==> flow/design.v <==
`timescale 1ns/1ns
module camera_interface_setup
# (parameter INPUT_CLK_FREQ = 25000000)
(
input wire clk,
input wire reset,
input wire SCCB_ready_signal,
input wire [15:0] rom_out,
input wire start,
output wire [7:0] rom_select,
output wire done,
output wire [7:0] sccb_sub_address,
output wire [7:0] sccb_set_data,
output wire sccb_start_sign
);
reg [2:0] OV7670_SETUP_FSM_state = 0;
reg [2:0] FSM_return_state = 0;
reg [31:0] timer = 0;
reg [7:0] rom_select_reg;
reg done_reg;
reg [7:0] sccb_sub_address_reg;
reg [7:0] sccb_set_data_reg;
reg sccb_start_sign_reg;
assign done = done_reg;
assign rom_select = rom_select_reg;
assign sccb_sub_address = sccb_sub_address_reg;
assign sccb_set_data = sccb_set_data_reg;
assign sccb_start_sign = sccb_start_sign_reg;
localparam FSM_IDLE = 0;
localparam FSM_SEND = 1;
localparam FSM_DONE = 2;
localparam FSM_TIMER = 3;
always @(posedge clk or negedge reset) begin
    if (!reset) begin
        rom_select_reg <= 0;
        done_reg <= 0;
        sccb_sub_address_reg <= 0;
        sccb_set_data_reg <= 0;
        sccb_start_sign_reg <= 0;
    end
    else begin
        case (OV7670_SETUP_FSM_state) 
            FSM_IDLE: begin
                OV7670_SETUP_FSM_state <= #1 start ? FSM_SEND : FSM_IDLE;
                rom_select_reg <= #1 0;
                done_reg <= start ? 0 : done_reg;
            end
            FSM_SEND: begin
                case (rom_out)
                    16'hFFFF: begin
                        OV7670_SETUP_FSM_state <= #1 FSM_DONE;    
                        sccb_start_sign_reg <= #1 0;                
                    end
                    16'hFFF0:  begin
                        timer <= #1 (INPUT_CLK_FREQ / 100);
                        OV7670_SETUP_FSM_state <= #1 FSM_TIMER;
                        FSM_return_state <= #1 FSM_SEND;
                        rom_select_reg <= #1 rom_select_reg + 1;                        
                    end
                    default: begin
                        if (SCCB_ready_signal) begin
                            OV7670_SETUP_FSM_state <= #1 FSM_TIMER;
                            FSM_return_state <= #1 FSM_SEND;
                            timer <= 0;
                            rom_select_reg <= #1 rom_select_reg + 1;
                            sccb_sub_address_reg <= #1 rom_out[15:8];
                            sccb_set_data_reg <= #1 rom_out[7:0];
                            sccb_start_sign_reg <= #1 1;
                        end
                    end
                endcase
            end
            FSM_DONE: begin
                OV7670_SETUP_FSM_state <= #1 FSM_IDLE;
                done_reg <= #1 1;
                sccb_start_sign_reg <= #1 0;
            end
            FSM_TIMER: begin
                OV7670_SETUP_FSM_state <= #1 (timer == 0) ? FSM_return_state : FSM_TIMER;
                timer <= #1 (timer == 0) ? 0 : timer - 1;
                sccb_start_sign_reg <= #1 0;
            end
        endcase
    end
end
endmodule
* Step by step through the tools: camera_interface_setup
Tool output for the design above, in the order of the flow.
Line numbers count from 1 in the design file above.
Operators carry their Yosys type and port widths (W data, S select, Z words).
Cell names lack the library's common part.
Not given: -
- Top :: camera_interface_setup
- Clock port :: clk
- Cell library :: sky130hd
- Library corner :: tt_025C_1v80

* Word-level counts
Counts by Yosys on the flattened word-level netlist (proc, flatten, opt, wreduce; memories kept). Register bits leave out memories and registers merged into their read ports (data or address). Print and check cells are left out. Cells with the same type and inputs are merged into one.
- Input port bits :: 20
- Register bits :: 64
- Output and inout port bits :: 26
- Word-level cells :: 59
- Add/sub/neg operators :: 2
- Bitwise gates (word level) :: 2
- Equality and inequality tests :: 11
- Reduce/logical cells :: 17
- Muxes and demuxes :: 19
** Operators with widths (count)
- $pmux W32 S2 :: 2
- $mux W32 :: 2
- $eq A16 B16 Y1 const B :: 2
- $sub A32 B1 Y32 const B :: 1
- $logic_not A32 Y1 :: 1
- $pmux W8 S2 :: 2
- $reduce_and A3 Y1 :: 4
- $pmux W3 S4 :: 1
- $pmux W3 S2 :: 2
- $reduce_bool A2 Y1 :: 5
- $mux W3 :: 3
- $reduce_and A4 Y1 :: 2
- $add A8 B1 Y8 const B :: 1
- $mux W8 :: 1
- $ne A2 B2 Y1 const B :: 3
- $eq A3 B2 Y1 const B :: 2
- $ne A3 B3 Y1 const B :: 2
- $pmux W1 S2 :: 3
- $reduce_or A2 Y1 :: 2
- $ne A4 B4 Y1 const B :: 1
- $reduce_bool A4 Y1 :: 1
- $eq A3 B1 Y1 const B :: 1
- $logic_not A3 Y1 :: 1
- $mux W1 :: 3
- $not A1 Y1 :: 2
- $reduce_and A2 Y1 :: 1

* Logic depth
Depth = most cells in a row (Yosys ltp): at word level without a register or memory, in the mapped netlist without a sequential cell, where the memories' decode and read muxes count.
- Depth in word-level cells :: 4
- ABC_AREA :: 0
- Mapped depth :: 7
- Depth with buffers taken out :: 7

* After synthesis
Source: synth_stat.txt of the flow (Yosys; design flattened, memories mapped). It holds for the ABC_AREA given above (unset counts as 0); a run with the other value may have another netlist.
Totals and module areas in this step are rounded.
- Cells in the netlist :: 295
- Mapped area :: 3220 um^2
- Buffer cells :: 12
- Flip-flop cells :: 61
- Sequential part of the area :: 1700 um^2
** Cell types
- edfxtp_1 :: count 35, area in all 1.05E+03 um^2
- dfrtp_1 :: count 26, area in all 650.624 um^2
- mux2_2 :: count 17, area in all 191.434 um^2
- xnor2_1 :: count 14, area in all 122.618 um^2
- nor2_1 :: count 31, area in all 116.362 um^2
- or4_1 :: count 15, area in all 112.608 um^2
- nand2_1 :: count 21, area in all 78.826 um^2
- a21oi_1 :: count 15, area in all 75.072 um^2
- nor4_1 :: count 9, area in all 56.304 um^2
- o31ai_1 :: count 7, area in all 52.55 um^2
- xor2_1 :: count 6, area in all 52.55 um^2
- nand4_1 :: count 8, area in all 50.048 um^2
- nand3_1 :: count 9, area in all 45.043 um^2
- nor3_1 :: count 9, area in all 45.043 um^2
- o21ai_0 :: count 8, area in all 40.038 um^2
- ha_1 :: count 3, area in all 37.536 um^2
- o211ai_1 :: count 5, area in all 37.536 um^2
- clkbuf_1 :: count 9, area in all 33.782 um^2
Other cell types: 31; their cells: 48.

* Timing after synthesis
OpenSTA on the mapped netlist: ideal clock, no wires. The path of least setup slack (recovery checks aside). Input and output delay are each 20% of the period. Register names are those of the netlist, which keeps one name where synthesis merged equal registers.
- Kind :: input to register
- Start :: input rom_out[0]
- End :: register timer[0]
- Period :: 4.79 ns
- Driving pins on the path :: 5
- Buffers on the path :: 1
- Data required time :: 4.358 ns
- Slack :: 0.550 ns
- Setup time :: 0.432 ns
- Input delay :: 0.958 ns
- Time at the first pin :: 0.958 ns
- Data arrival time :: 3.808 ns
- Delay of the path :: 3.282 ns
- Period reached after synthesis :: 4.24 ns
"delay of the path" = arrival - input delay + setup time.
"driving pins on the path" counts driving pins, that of a launching flip-flop among them; a cell with two outputs on the path counts twice.
"period reached after synthesis" = period - worst setup slack (recovery checks aside). The figure is calculated, with input and output delays left at 20% of the set period.
Between the ends stands the longest chain of elaborated cells between them, by number of cells; it is not shown to be the way that was timed. Of several equally long chains one is given.
Each line given opens the expression or statement behind the cell; cells for indexed reads and writes are added by Yosys, which also makes memories of some case tables.
A register here has more assigning lines than the two given.
Only ways into the end's enable, where the timed path ends, are counted here.
- Path through :: or4_1 > o41ai_2 > nand2_1 > clkbuf_1 > a21oi_1
- Length of the longest elaborated chain :: 3
- Elaborated cells between the ends (all ways) :: 5
- RTL lines with such cells :: 1
- Those cells by class :: eq/ne (4); reduce/logical (1)
** RTL lines, path post-synthesis
- from (decl) :: line 8 : input wire [15:0] rom_out,
- $eq A16 B16 Y1 :: line 49 : case (rom_out)
- $ne A2 B2 Y1
- $reduce_and A4 Y1
- to (assign) :: line 55 : timer <= #1 (INPUT_CLK_FREQ / 100);
- to (assign) :: line 80 : timer <= #1 (timer == 0) ? 0 : timer - 1;
- to (decl) :: line 18 : reg [31:0] timer = 0;

* Timing after layout
Path of least setup slack in the final report of flow run 1 (OpenROAD, finished layout, wires in). Where an end is a register, its clock arrival counts in the times.
- Kind :: register to register
- Start :: register timer[10]
- End :: register timer[2]
- Data required time :: 2.47 ns
- Slack :: -0.24 ns
- Driving pins on the path :: 7
- Setup time :: 0.24 ns
- Period :: 2.38 ns
- Data arrival time :: 2.71 ns
- Buffers on the path :: 1
- Time at the first pin :: 0.34 ns
Between the ends stands the longest chain of elaborated cells between them, by number of cells; it is not shown to be the way that was timed. Of several equally long chains one is given.
A register here has more assigning lines than the two given.
- Path through :: edfxtp_1 > or4_4 > or4b_4 > or4_4 > nand2_8 > clkbuf_16 > nor2_1
- Length of the longest elaborated chain :: 3
- Elaborated cells between the ends (all ways) :: 3
- Those cells by class :: mux (2); reduce/logical (1)
** RTL lines, path after layout
- from (decl) :: line 18 : reg [31:0] timer = 0;
- from (assign) :: line 55 : timer <= #1 (INPUT_CLK_FREQ / 100);
- from (assign) :: line 80 : timer <= #1 (timer == 0) ? 0 : timer - 1;
- $logic_not A32 Y1 :: line 80
- $mux W32 :: line 80
- $pmux W32 S2 :: line 42 : case (OV7670_SETUP_FSM_state)
- to (assign) :: line 55
- to (assign) :: line 80
- to (decl) :: line 18

==> results <==
Stored flow runs of camera_interface_setup (2 of them; Yosys, OpenROAD, sky130hd). They differ in their settings and are not a sequence. Constraints: input delay and output delay 20% of the set period each, output load 0.01 pF.
"achieved clock period" means the clock period less the worst setup slack. The figure is calculated, with input and output delays left at 20% of the set period.
"worst path time" is the time allowed to the run's worst setup path (the clock period less input and output delay, where it has them) less its slack. Clock arrival times count: a late capture clock shortens it, a late launch clock lengthens it.
By "power consumption" is meant OpenSTA's value without simulated activity: inputs other than the clock are taken to toggle once in ten clock periods, and the tool carries that through the logic.
Measured values are rounded.

** Flow run 1
- Settings :: period_ns=2.38; CORE_UTILIZATION=38; PLACE_DENSITY_LB_ADDON=0.08; CORE_MARGIN=6; GPL_TIMING_DRIVEN=1; GPL_ROUTABILITY_DRIVEN=0; CTS_CLUSTER_SIZE=75; CAP_MARGIN=15; SLEW_MARGIN=20
- Power consumption :: 3.08 mW
- Achieved clock period :: 2.619 ns
- Die outline area :: 10800 um^2
- Standard-cell area after routing :: 4790 um^2
- Summed negative setup slack :: -6.17 ns
- Synthesized cell area :: 3220 um^2
- Smallest setup slack :: -0.239 ns
- Worst path time :: 2.62 ns
- Worst setup path type :: register to register
- Final utilization :: 58.4%
- Post-route worst hold slack :: 0.423 ns

** Flow run 2
- Settings :: period_ns=2.39; CORE_UTILIZATION=35; SETUP_SLACK_MARGIN=0.53; PLACE_DENSITY=0.55; CORE_MARGIN=3; CELL_PAD_IN_SITES_DETAIL_PLACEMENT=1; TNS_END_PERCENT=90; GPL_TIMING_DRIVEN=1; GPL_ROUTABILITY_DRIVEN=1; CTS_CLUSTER_SIZE=86; CTS_CLUSTER_DIAMETER=366; CAP_MARGIN=20; SLEW_MARGIN=20
- Standard-cell area after routing :: 5100 um^2
- Final utilization :: 57.6%
- Die outline area :: 10400 um^2
- Power consumption :: 3.31 mW
- Synthesized cell area :: 3220 um^2
- Summed negative setup slack :: -7.74 ns
- Achieved clock period :: 2.673 ns
- Worst path time :: 2.67 ns
- Worst setup path type :: register to register
- Post-route worst hold slack :: 0.379 ns
- Smallest setup slack :: -0.283 ns
