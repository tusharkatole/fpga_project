==> flow/design.v <==
`timescale 1ns/1ns
module vga_controller(
    input wire sys_clk,
    input wire clk25,
    input wire reset,
    input wire [11:0] ram_output_data,
    input wire ready_display,
    output wire [16:0] read_RAM_address,
    output wire [3:0] vga_red,
    output wire [3:0] vga_green,
    output wire [3:0] vga_blue,
    output wire vga_hsync,
    output wire vga_vsync,
    input wire testmode
);
reg [3:0] vga_red_reg;
reg [3:0] vga_green_reg;
reg [3:0] vga_blue_reg;
reg hsync_reg = 0;
reg vsync_reg = 0;
reg [9:0] hcount = 0;
reg [9:0] vcount = 0;
reg [16:0] read_RAM_address_reg;
assign read_RAM_address = read_RAM_address_reg;
assign vga_red = vga_red_reg;
assign vga_green = vga_green_reg;
assign vga_blue = vga_blue_reg;
assign vga_hsync = hsync_reg;
assign vga_vsync = vsync_reg;
always @(posedge clk25 or negedge reset) begin
    if (!reset) begin
        read_RAM_address_reg <= #1 {17{1'b0}};    
        hcount <= #1 1'b0;
        vcount <= #1 1'b0;
        vga_red_reg <= #1 4'b0000;
        vga_green_reg <= #1 4'b0000;
        vga_blue_reg <= #1 4'b0000;
    end
    else begin
        hcount <= #1 (hcount == 799) ? 0 : hcount + 1;    
        hsync_reg <= #1 (hcount >= 659 && hcount <= 755) ? 0 : 1;
        if (hcount == 699)
            vcount <= #1 (vcount == 524) ? 0 : vcount + 1;
        vsync_reg <= #1 (vcount == 494) ? 0 : 1;
        if (hcount < 320 && vcount < 240) begin
            if (testmode) begin
                vga_red_reg <= #1 4'b0111;
                vga_green_reg <= #1 4'b0111;
                vga_blue_reg <= #1 4'b0111; 
            end
            else begin                
                vga_red_reg[3:0] <= #1 ram_output_data[11:8];
                vga_green_reg[3:0] <= #1 ram_output_data[7:4];
                vga_blue_reg[3:0] <= #1 ram_output_data[3:0];
            end
            read_RAM_address_reg <= #1 hcount + 320 * vcount + 1;
        end
        else begin
            vga_red_reg <= #1 4'b0000;
            vga_green_reg <= #1 4'b0000;
            vga_blue_reg <= #1 4'b0000; 
        end
        if (vcount >= 240) 
            read_RAM_address_reg <= #1 0;
    end    
end
endmodule
### Step by step through the tools: vga_controller

The steps from the RTL of vga_controller to its reports follow in flow order.
Lines are those of the file above, counted from 1.
Operators carry their Yosys type and port widths (W data, S select, Z words).
Cell names lack the library's common part.
Not given: -

| inputs | value |
|---|---|
| top module | vga_controller |
| clock | clk25 |
| standard-cell library | sky130hd |
| library corner | tt_025C_1v80 |

### After elaboration

Counts by Yosys on the flattened word-level netlist (proc, flatten, opt, wreduce; memories kept). Register bits leave out memories and registers merged into their read ports (data or address). Print and check cells are left out. Cells with the same type and inputs are merged into one.

| storage and ports | value |
|---|---|
| register bits | 51 |
| bits of input ports | 17 |
| output and inout bits | 31 |
| cells after elaboration | 37 |

| operators by class | value |
|---|---|
| add/subtract/negate cells | 4 |
| $mul | 1 |
| magnitude comparators | 5 |
| equal/unequal tests | 4 |
| muxes and demuxes | 12 |
| reduce/logical cells | 3 |

Operators by type and width:

| operator | number |
|---|---|
| $mux W17 | 2 |
| $mul A3 B10 Y11 const A | 1 |
| $eq A10 B10 Y1 const B | 3 |
| $mux W4 | 6 |
| $add A10 B1 Y10 const B | 2 |
| $mux W10 | 2 |
| $add A10 B17 Y17 | 1 |
| $add A17 B1 Y17 const B | 1 |
| $ge A10 B10 Y1 const B | 1 |
| $le A10 B10 Y1 const B | 1 |
| $ge A10 B8 Y1 const B | 1 |
| $lt A10 B8 Y1 const B | 1 |
| $lt A10 B9 Y1 const B | 1 |
| $eq A10 B9 Y1 const B | 1 |
| $logic_and A1 B1 Y1 | 2 |
| $reduce_bool A2 Y1 | 1 |
| $mux W1 | 2 |

### Logic depth

Depth = most cells in a row (Yosys ltp): at word level without a register or memory, in the mapped netlist without a sequential cell, where the memories' decode and read muxes count.

| logic depth | value |
|---|---|
| word-level depth | 5 |
| ABC_AREA | 0 |
| gate-level depth with buffers | 10 |
| depth with buffers taken out | 10 |

### After synthesis

Yosys stat after the flow's synthesis: flattened, memories mapped to cells. It holds for the ABC_AREA given above (unset counts as 0); a run with the other value may have another netlist.
Totals and module areas in this step are rounded.

Cells by type:

| type | number |
|---|---|
| dfrtp_1 | 49 |
| ha_1 | 23 |
| nor2_1 | 56 |
| xor2_1 | 15 |
| nand2_1 | 21 |
| xnor2_1 | 8 |
| a211oi_1 | 8 |
| edfxtp_1 | 2 |
| a21oi_1 | 11 |
| o21ai_0 | 11 |
| nand3_1 | 9 |
| nor3_1 | 8 |
| clkbuf_1 | 10 |
| nand4_1 | 6 |
| and2_1 | 5 |
| o211ai_1 | 4 |
| a311oi_1 | 3 |
| nand4b_1 | 3 |

Not listed: further types 34, cells in them 52.

| mapped netlist | value |
|---|---|
| cell count | 304 |
| mapped area | 2,900 µm² |
| flip-flops | 51 |
| buffer cells | 13 |

### Timing after synthesis

Path of least setup slack by OpenSTA after synthesis, without wires, with an ideal clock, recovery checks aside; 20% of the period is set as input and as output delay. Where synthesis merged equal registers, the netlist keeps one of their names.

| path after synthesis | value |
|---|---|
| path type | flip-flop to flip-flop |
| start point | reg vcount[1] |
| end point | reg read_RAM_address_reg[16] |
| period | 3.44 ns |
| time at the first pin | 0.000 ns |
| arrival | 2.878 ns |
| required time | 3.374 ns |
| slack | 0.496 ns |
| delay of the path | 2.944 ns |
| stages on the path | 11 |
| buffers on the path | 0 |
| synthesis period reached | 2.944 ns |

"delay of the path" is the arrival time less input delay plus setup time.
"stages on the path" counts driving pins, that of a launching flip-flop among them; a cell with two outputs on the path counts twice.
"synthesis period reached" is the clock period less the worst setup slack; recovery checks do not enter. This is arithmetic on one report: input and output delays are still those of the set period (20% each).
The rows between start and end are the longest chain of elaborated cells between them; the timing report does not say that the signal goes this way. Where chains are equally long, one stands for them.
A line is the first line of the expression or statement that the cell stems from. Yosys adds cells for indexed reads and writes and turns some case tables into memories.
At most two assigning lines are given for a register; there are more.

| on the way, after synthesis | value |
|---|---|
| cell sequence | dfrtp_1 ha_1 ha_1 fa_1 a211oi_2 nor2_1 nor4_2 nand4_2 or4_1 nand4b_1 a31o_1 |
| length of the longest elaborated chain | 5 |

Ends and longest elaborated chain, after synthesis:

| item | RTL line | RTL |
|---|---|---|
| start, declared | 22 | `reg [9:0] vcount = 0;` |
| start, assigned | 34 | `vcount <= #1 1'b0;` |
| start, assigned | 43 | `vcount <= #1 (vcount == 524) ? 0 : vcount + 1;` |
| $mul A3 B10 Y11 | 56 | `read_RAM_address_reg <= #1 hcount + 320 * vcount + 1;` |
| $add A10 B17 Y17 | 56 |  |
| $add A17 B1 Y17 | 56 |  |
| $mux W17 | 45 | `if (hcount < 320 && vcount < 240) begin` |
| $mux W17 | 63 | `if (vcount >= 240)` |
| end, assigned | 56 |  |
| end, assigned | 64 | `read_RAM_address_reg <= #1 0;` |
| end, declared | 23 | `reg [16:0] read_RAM_address_reg;` |

### Worst path after layout

Path of least setup slack in the final report of flow run A (OpenROAD, finished layout, wires in). Where an end is a register, its clock arrival counts in the times.

| path after layout | value |
|---|---|
| path type | flip-flop to flip-flop |
| start point | reg vcount[1] |
| end point | reg read_RAM_address_reg[16] |
| period | 1.75 ns |
| time at the first pin | 0.31 ns |
| arrival | 3.06 ns |
| required time | 2.00 ns |
| slack | -1.06 ns |
| stages on the path | 11 |
| buffers on the path | 0 |

The rows between start and end are the longest chain of elaborated cells between them; the timing report does not say that the signal goes this way. Where chains are equally long, one stands for them.
At most two assigning lines are given for a register; there are more.

| on the way, after layout | value |
|---|---|
| cell sequence | dfrtp_2 ha_4 ha_4 fa_2 a211oi_4 nor2_2 nor4_4 nand4_4 or4_1 nand4b_1 a31o_1 |
| length of the longest elaborated chain | 5 |

Ends and longest elaborated chain, after layout:

| item | RTL line | RTL |
|---|---|---|
| start, declared | 22 | `reg [9:0] vcount = 0;` |
| start, assigned | 34 | `vcount <= #1 1'b0;` |
| start, assigned | 43 | `vcount <= #1 (vcount == 524) ? 0 : vcount + 1;` |
| $mul A3 B10 Y11 | 56 | `read_RAM_address_reg <= #1 hcount + 320 * vcount + 1;` |
| $add A10 B17 Y17 | 56 |  |
| $add A17 B1 Y17 | 56 |  |
| $mux W17 | 45 | `if (hcount < 320 && vcount < 240) begin` |
| $mux W17 | 63 | `if (vcount >= 240)` |
| end, assigned | 56 |  |
| end, assigned | 64 | `read_RAM_address_reg <= #1 0;` |
| end, declared | 23 | `reg [16:0] read_RAM_address_reg;` |

==> results <==
Module vga_controller, platform sky130hd: 2 stored runs of the flow (Yosys, OpenROAD) with differing settings, in no particular order. Input and output delays are each 20% of the period that was set; the output load is 0.01 pF.
"achieved clock period": clock period set for the run, less the worst setup slack. It is reckoned from that one timing run; input and output delays stay at 20% of the period that was set.
By "worst path time" is meant the share of the clock period that the worst setup path is allowed (20% is reserved at inputs, 20% at outputs), minus its slack. Clock arrival times at its registers enter into it.
"total power of the final layout" is the tool's figure for a default switching activity; nothing was simulated.
The measured numbers are rounded.

#### Flow run A

| setting | value |
|---|---|
| period_ns | `1.75` |
| CORE_UTILIZATION | `37` |
| PLACE_DENSITY_LB_ADDON | `0.2` |
| CORE_ASPECT_RATIO | `1.19` |
| CORE_MARGIN | `3` |
| TNS_END_PERCENT | `30` |
| GPL_TIMING_DRIVEN | `0` |
| GPL_ROUTABILITY_DRIVEN | `0` |
| CTS_CLUSTER_DIAMETER | `380` |
| CAP_MARGIN | `40` |
| MIN_ROUTING_LAYER | `met1` |
| SLEW_MARGIN | `20` |

| result | value |
|---|---|
| post-layout utilization | 55% |
| setup slack of the worst path | -1.1 ns |
| area of the standard cells in the finished layout | 4,200 µm² |
| worst path time | 2.81 ns |
| critical path kind | flip-flop to flip-flop |
| total negative slack | -5.9 ns |
| total power of the final layout | 2,200 uW |
| full die area | 9,100 µm² |
| achieved clock period | 2.810 ns |
| Yosys chip area after synthesis | 2,900 µm² |

#### Flow run B

| setting | value |
|---|---|
| period_ns | `2.59` |
| CORE_UTILIZATION | `24` |
| PLACE_DENSITY | `0.94` |
| CELL_PAD_IN_SITES_DETAIL_PLACEMENT | `1` |
| TNS_END_PERCENT | `70` |
| GPL_TIMING_DRIVEN | `1` |
| CTS_CLUSTER_DIAMETER | `21` |
| CAP_MARGIN | `20` |
| CORE_MARGIN | `2` |
| SLEW_MARGIN | `20` |

| result | value |
|---|---|
| post-layout utilization | 35% |
| setup slack of the worst path | -0.44 ns |
| area of the standard cells in the finished layout | 4,200 µm² |
| worst path time | 3.03 ns |
| critical path kind | flip-flop to flip-flop |
| total negative slack | -1.2 ns |
| total power of the final layout | 1,700 uW |
| full die area | 13,000 µm² |
| achieved clock period | 3.033 ns |
| Yosys chip area after synthesis | 2,900 µm² |
