==> flow/design.v <==
`timescale 1ns/1ns
module control_flow_FSM(
input wire clk,
input wire reset,
input wire locked,
input wire ov7670_setup_done,
input wire testmode,
output wire start_capture,
output wire start_ov7670_hw_setup,
output wire [5:0] control_state,
output wire ready_display
);
localparam FSM_START = 0;
localparam FSM_START_SET = 1;
localparam FSM_SETUP_OV7670 = 2;
localparam FSM_VGA_DISPLAY = 3;
localparam FSM_TIMER = 4;
reg ready_display_reg = 0;
reg [2:0] CONTROL_FSM_state = 0;
reg [31:0] timer = 0;
reg [2:0] FSM_return_state = 0;
reg start_capture_reg = 0;
reg start_ov7670_hw_setup_reg = 0;
reg [5:0] control_state_reg = 3'b000_000;
assign ready_display = ready_display_reg;
assign start_capture = start_capture_reg;
assign control_state = control_state_reg;
assign start_ov7670_hw_setup = start_ov7670_hw_setup_reg;
always @(posedge clk or negedge reset) begin
    if (!reset) begin
        CONTROL_FSM_state <= #1 FSM_START;
    end
    else begin
    case (CONTROL_FSM_state)
        FSM_START: begin
            ready_display_reg <= #1 1'b0;
            if (testmode) begin
                CONTROL_FSM_state <= #1 FSM_VGA_DISPLAY;                
                end
            else begin
                CONTROL_FSM_state <= #1 FSM_TIMER;
                timer <= #1 50;
                FSM_return_state <= #1 FSM_START_SET;
            end               
            control_state_reg <= #1 6'b000_001;                        
        end
        FSM_START_SET: begin
            CONTROL_FSM_state <= #1 FSM_TIMER;
            timer <= #1 1;
            FSM_return_state <= #1 FSM_SETUP_OV7670;
            start_ov7670_hw_setup_reg <= #1 1'b1;
            control_state_reg <= #1 6'b000_011;   
        end
        FSM_SETUP_OV7670: begin                
            start_ov7670_hw_setup_reg <= #1 1'b0;
            if (ov7670_setup_done || testmode) begin
                CONTROL_FSM_state <= #1 FSM_TIMER;
                FSM_return_state <= #1 FSM_VGA_DISPLAY;                    
                timer <= #1 7500000;
            end
            else begin
                CONTROL_FSM_state <= #1 FSM_SETUP_OV7670;
            end
            control_state_reg <= #1 6'b001_111;
        end
        FSM_VGA_DISPLAY: begin                
            ready_display_reg <= #1 1'b1;
            start_capture_reg <= #1 1'b1;              
            control_state_reg <= #1 6'b111_111;
        end
        FSM_TIMER: begin                
            CONTROL_FSM_state <= #1 (timer == 0) ? FSM_return_state : FSM_TIMER;
            timer <= #1 (timer == 0) ? 0 : timer - 1;
            control_state_reg <= #1 6'b101_010;
        end
        default: begin
            CONTROL_FSM_state <= #1 FSM_START;    
        end
    endcase
    end
end
endmodule
======== Tool chain data of control_flow_FSM ========
The steps from the RTL of control_flow_FSM to its reports follow in flow order.
Lines are those of the file above, counted from 1.
Operators: Yosys type, input widths -> output width; for muxes data width and select width s.
Cell names lack the library's common part.
The mark - stands for no value.
design
  top module .............................. control_flow_FSM
  clock input ............................. clk
  cell library ............................ sky130hd
  timing corner ........................... tt_025C_1v80

======== After elaboration ========
Source: Yosys, flattened and elaborated, memories not mapped. Widths are those after wreduce. Registers that Yosys merges into a memory's read port (data or address) are not register bits. Print and check cells do not count. Equal cells are merged and count once.
word-level totals
  bits in registers ....................... 47
  output and inout bits ................... 9
  word-level cells ........................ 42
  bits of input ports ..................... 5
operators by class
  mux-type cells .......................... 14
  equal/unequal tests ..................... 6
  reduce/logical cells .................... 14
  $add $sub $neg .......................... 1
operators with widths
  cell                   number
  $pmux 32 s4            1
  $mux 32                3
  $sub 32x1->32 const B  1
  $logic_not 32->1       1
  $pmux 6 s5             1
  $pmux 3 s5             1
  $mux 3                 5
  $pmux 3 s3             1
  $reduce_and 2->1       4
  $reduce_and 4->1       2
  $eq 3x2->1 const B     2
  $reduce_bool 5->1      1
  $ne 2x2->1 const B     2
  $reduce_bool 2->1      2
  $reduce_bool 4->1      1
  $pmux 1 s2             2
  $eq 3x1->1 const B     1
  $eq 3x3->1 const B     1
  $logic_not 3->1        1
  $reduce_bool 3->1      1
  $logic_or 1x1->1       1

======== Longest topological paths ========
Yosys ltp: most cells in a row. Word level: on the elaborated netlist, between registers, memories and ports. Mapped: between sequential cells and ports; inverters and the memories' decode and read muxes count.
depth
  depth after elaboration ................. 3
  ABC_AREA ................................ 0
  depth in mapped cells ................... 8
  gate-level depth less buffers ........... 7

======== Netlist ========
Source: synth_stat.txt of the flow (Yosys; design flattened, memories mapped). It holds for the ABC_AREA given above (unset counts as 0); a run with the other value may have another netlist.
The area totals of this step are shown rounded.
mapped netlist
  buffer cells ............................ 10
  sequential area ......................... 1370 µm²
  cell area after synthesis ............... 2440 µm²
  mapped flip-flops ....................... 46
  cell count .............................. 222
cells by type
  cell type  number  total area (µm²)
  edfxtp_1   43      1.29E+03
  xnor2_1    21      183.926
  nor2_1     28      105.101
  dfrtp_1    3       75.072
  o21ai_0    13      65.062
  nor4_1     10      62.56
  nor3_1     12      60.058
  nand2_1    12      45.043
  and2_1     6       37.536
  or4_1      5       37.536
  xor2_1     4       35.034
  ha_1       2       25.024
  o22ai_1    4       25.024
  or4_4      2       22.522
  a21oi_1    4       20.019
  buf_2      4       20.019
  mux2i_1    2       20.019
  clkbuf_1   5       18.768
Not listed: further types 25, cells in them 42.

======== Path before layout ========
OpenSTA on the mapped netlist: ideal clock, no wires. The path of least setup slack (recovery checks aside). Input and output delay are each 20% of the period. Register names are those of the netlist, which keeps one name where synthesis merged equal registers.
timing path after synthesis
  path type ............................... register to register
  start ................................... reg CONTROL_FSM_state[0]
  end ..................................... reg timer[0]
  path slack .............................. 0.451 ns
  buffers on the path ..................... 1
  time at the first pin ................... 0.000 ns
  arrival time ............................ 2.388 ns
  path delay .............................. 2.809 ns
  required time ........................... 2.839 ns
  library setup time ...................... 0.421 ns
  driving pins on the path ................ 6
  period .................................. 3.26 ns
  synthesis period reached ................ 2.809 ns
"path delay" = arrival - input delay + setup time.
"driving pins on the path" counts driving pins, that of a launching flip-flop among them; a cell with two outputs on the path counts twice.
"synthesis period reached" = period - worst setup slack (recovery checks aside). The figure is calculated, with input and output delays left at 20% of the set period.
Between the ends stands the longest chain of elaborated cells between them, by number of cells; it is not shown to be the way that was timed. Of several equally long chains one is given.
Each line given opens the expression or statement behind the cell; cells for indexed reads and writes are added by Yosys, which also makes memories of some case tables.
At most two assigning lines are given for a register; there are more.
The path ends at the enable pin of a flip-flop; only ways to that pin are counted.
between the ends, after synthesis
  cells stage by stage .................... dfrtp_1 > clkbuf_1 > o21ai_0 > and2_1 > o21ai_0 > nor2_1
  length of the longest elaborated chain .. 3
  elaborated cells between the ends (all ways) .. 8
  source lines of those cells ............. 1
  those cells by class .................... 5 x eq/ne; 3 x reduce/logical
RTL lines, path after synthesis
  element            line  source
  start, declared    19    reg [2:0] CONTROL_FSM_state = 0;
  start, assigned    31    CONTROL_FSM_state <= #1 FSM_START;
  start, assigned    72    CONTROL_FSM_state <= #1 (timer == 0) ? FSM_return_state : FSM_TIMER;
  $eq 3x3->1         34    case (CONTROL_FSM_state)
  $reduce_bool 4->1  -
  $reduce_and 4->1   -
  end, assigned      42    timer <= #1 50;
  end, assigned      73    timer <= #1 (timer == 0) ? 0 : timer - 1;
  end, declared      20    reg [31:0] timer = 0;

======== Path in the finished layout ========
Path of least setup slack in the final report of run 1 (OpenROAD, finished layout, wires in). Where an end is a register, its clock arrival counts in the times.
timing path after layout
  path type ............................... register to register
  start ................................... reg timer[12]
  end ..................................... reg timer[28]
  required time ........................... 1.87 ns
  library setup time ...................... 0.23 ns
  arrival time ............................ 2.40 ns
  time at the first pin ................... 0.30 ns
  period .................................. 1.79 ns
  driving pins on the path ................ 6
  buffers on the path ..................... 0
  path slack .............................. -0.54 ns
Between the ends stands the longest chain of elaborated cells between them, by number of cells; it is not shown to be the way that was timed. Of several equally long chains one is given.
At most two assigning lines are given for a register; there are more.
between the ends, after layout
  cells stage by stage .................... edfxtp_1 > or4_4 > or3_4 > or4_4 > o211a_1 > a21o_1
  length of the longest elaborated chain .. 3
  elaborated cells between the ends (all ways) .. 4
  those cells by class .................... 1 x add/sub; 2 x mux; 1 x reduce/logical
RTL lines, path after layout
  element          line  source
  start, declared  20    reg [31:0] timer = 0;
  start, assigned  42    timer <= #1 50;
  start, assigned  73    timer <= #1 (timer == 0) ? 0 : timer - 1;
  $sub 32x1->32    73
  $mux 32          73
  $pmux 32 s4      34    case (CONTROL_FSM_state)
  end, assigned    42
  end, assigned    73
  end, declared    20

Hand-over note for control_flow_FSM

Measured results for control_flow_FSM: 2 stored runs of the Yosys and OpenROAD flow on sky130hd. The settings differ; the order carries no meaning. The constraints put input and output delay at 20% of the set period each and load the outputs with 0.01 pF.
"clock period reached": clock period set for the run, less the worst setup slack. It is reckoned from that one timing run; input and output delays stay at 20% of the period that was set.
"worst setup path time" means the part of the period allowed to the worst setup path (the constraints hold back 20% at inputs and 20% at outputs) less its slack; where the path has registers, the arrival times of their clocks count too.
"total power of the final layout" is the tool's figure for a default switching activity; nothing was simulated.
Measured values are rounded.

======== run 1 ========
==> flow/run.sh <==
#!/bin/bash
# the make line also repeats the synthesis and layout settings of config.mk as NAME=value (left out here)
make -C /OpenROAD-flow-scripts/flow DESIGN_CONFIG=/design/flow/config.mk WORK_HOME=/design/flow/orfs CLKGATE_MAP_FILE= finish
==> flow/config.mk <==
export PLATFORM = sky130hd
export DESIGN_NAME = control_flow_FSM
export DESIGN_NICKNAME = control_flow_FSM
export VERILOG_FILES = /design/flow/design.v
export SDC_FILE = /design/flow/constraint.sdc
export NUM_CORES = 4
export LEC_CHECK = 0
export ABC_AREA = 0
export CAP_MARGIN = 20
export CORE_MARGIN = 7
export CORE_UTILIZATION = 30
export CTS_CLUSTER_DIAMETER = 148
export PLACE_DENSITY_LB_ADDON = 0.14
export SETUP_SLACK_MARGIN = 0.18
export SLEW_MARGIN = 20
==> flow/constraint.sdc <==
create_clock -name core_clock -period 1.79 [get_ports {clk}]
set_input_delay 0.3580 -clock core_clock [delete_from_list [all_inputs] [get_ports {clk}]]
set_output_delay 0.3580 -clock core_clock [all_outputs]
set_load 0.01 [all_outputs]

-------- measured, run 1 --------
  cell area after synthesis ............... 2440 µm²
  area inside the die boundary ............ 10800 µm²
  standard-cell area of the final layout .. 3670 µm²
  utilization in the final report ......... 47.1 %
  worst slack on setup checks ............. -0.537 ns
  total negative slack .................... -14.6 ns
  total power of the final layout ......... 6.34 mW
  clock period reached .................... 2.327 ns
  worst setup path time ................... 2.33 ns
  class of the worst setup path ........... register to register

======== run 2 ========
==> flow/run.sh <==
#!/bin/bash
# the make line also repeats the synthesis and layout settings of config.mk as NAME=value (left out here)
make -C /OpenROAD-flow-scripts/flow DESIGN_CONFIG=/design/flow/config.mk WORK_HOME=/design/flow/orfs CLKGATE_MAP_FILE= finish
==> flow/config.mk <==
export PLATFORM = sky130hd
export DESIGN_NAME = control_flow_FSM
export DESIGN_NICKNAME = control_flow_FSM
export VERILOG_FILES = /design/flow/design.v
export SDC_FILE = /design/flow/constraint.sdc
export NUM_CORES = 4
export LEC_CHECK = 0
export CAP_MARGIN = 20
export CORE_MARGIN = 2
export CORE_UTILIZATION = 40
export SLEW_MARGIN = 20
==> flow/constraint.sdc <==
create_clock -name core_clock -period 5.58 [get_ports {clk}]
set_input_delay 1.1160 -clock core_clock [delete_from_list [all_inputs] [get_ports {clk}]]
set_output_delay 1.1160 -clock core_clock [all_outputs]
set_load 0.01 [all_outputs]

-------- measured, run 2 --------
  cell area after synthesis ............... 2440 µm²
  area inside the die boundary ............ 6730 µm²
  standard-cell area of the final layout .. 2700 µm²
  utilization in the final report ......... 45.6 %
  worst slack on setup checks ............. 2.44 ns
  total negative slack .................... 0.000 ns
  total power of the final layout ......... 1.44 mW
  clock period reached .................... 3.141 ns
  worst setup path time ................... 3.14 ns
  class of the worst setup path ........... register to register

End of note.
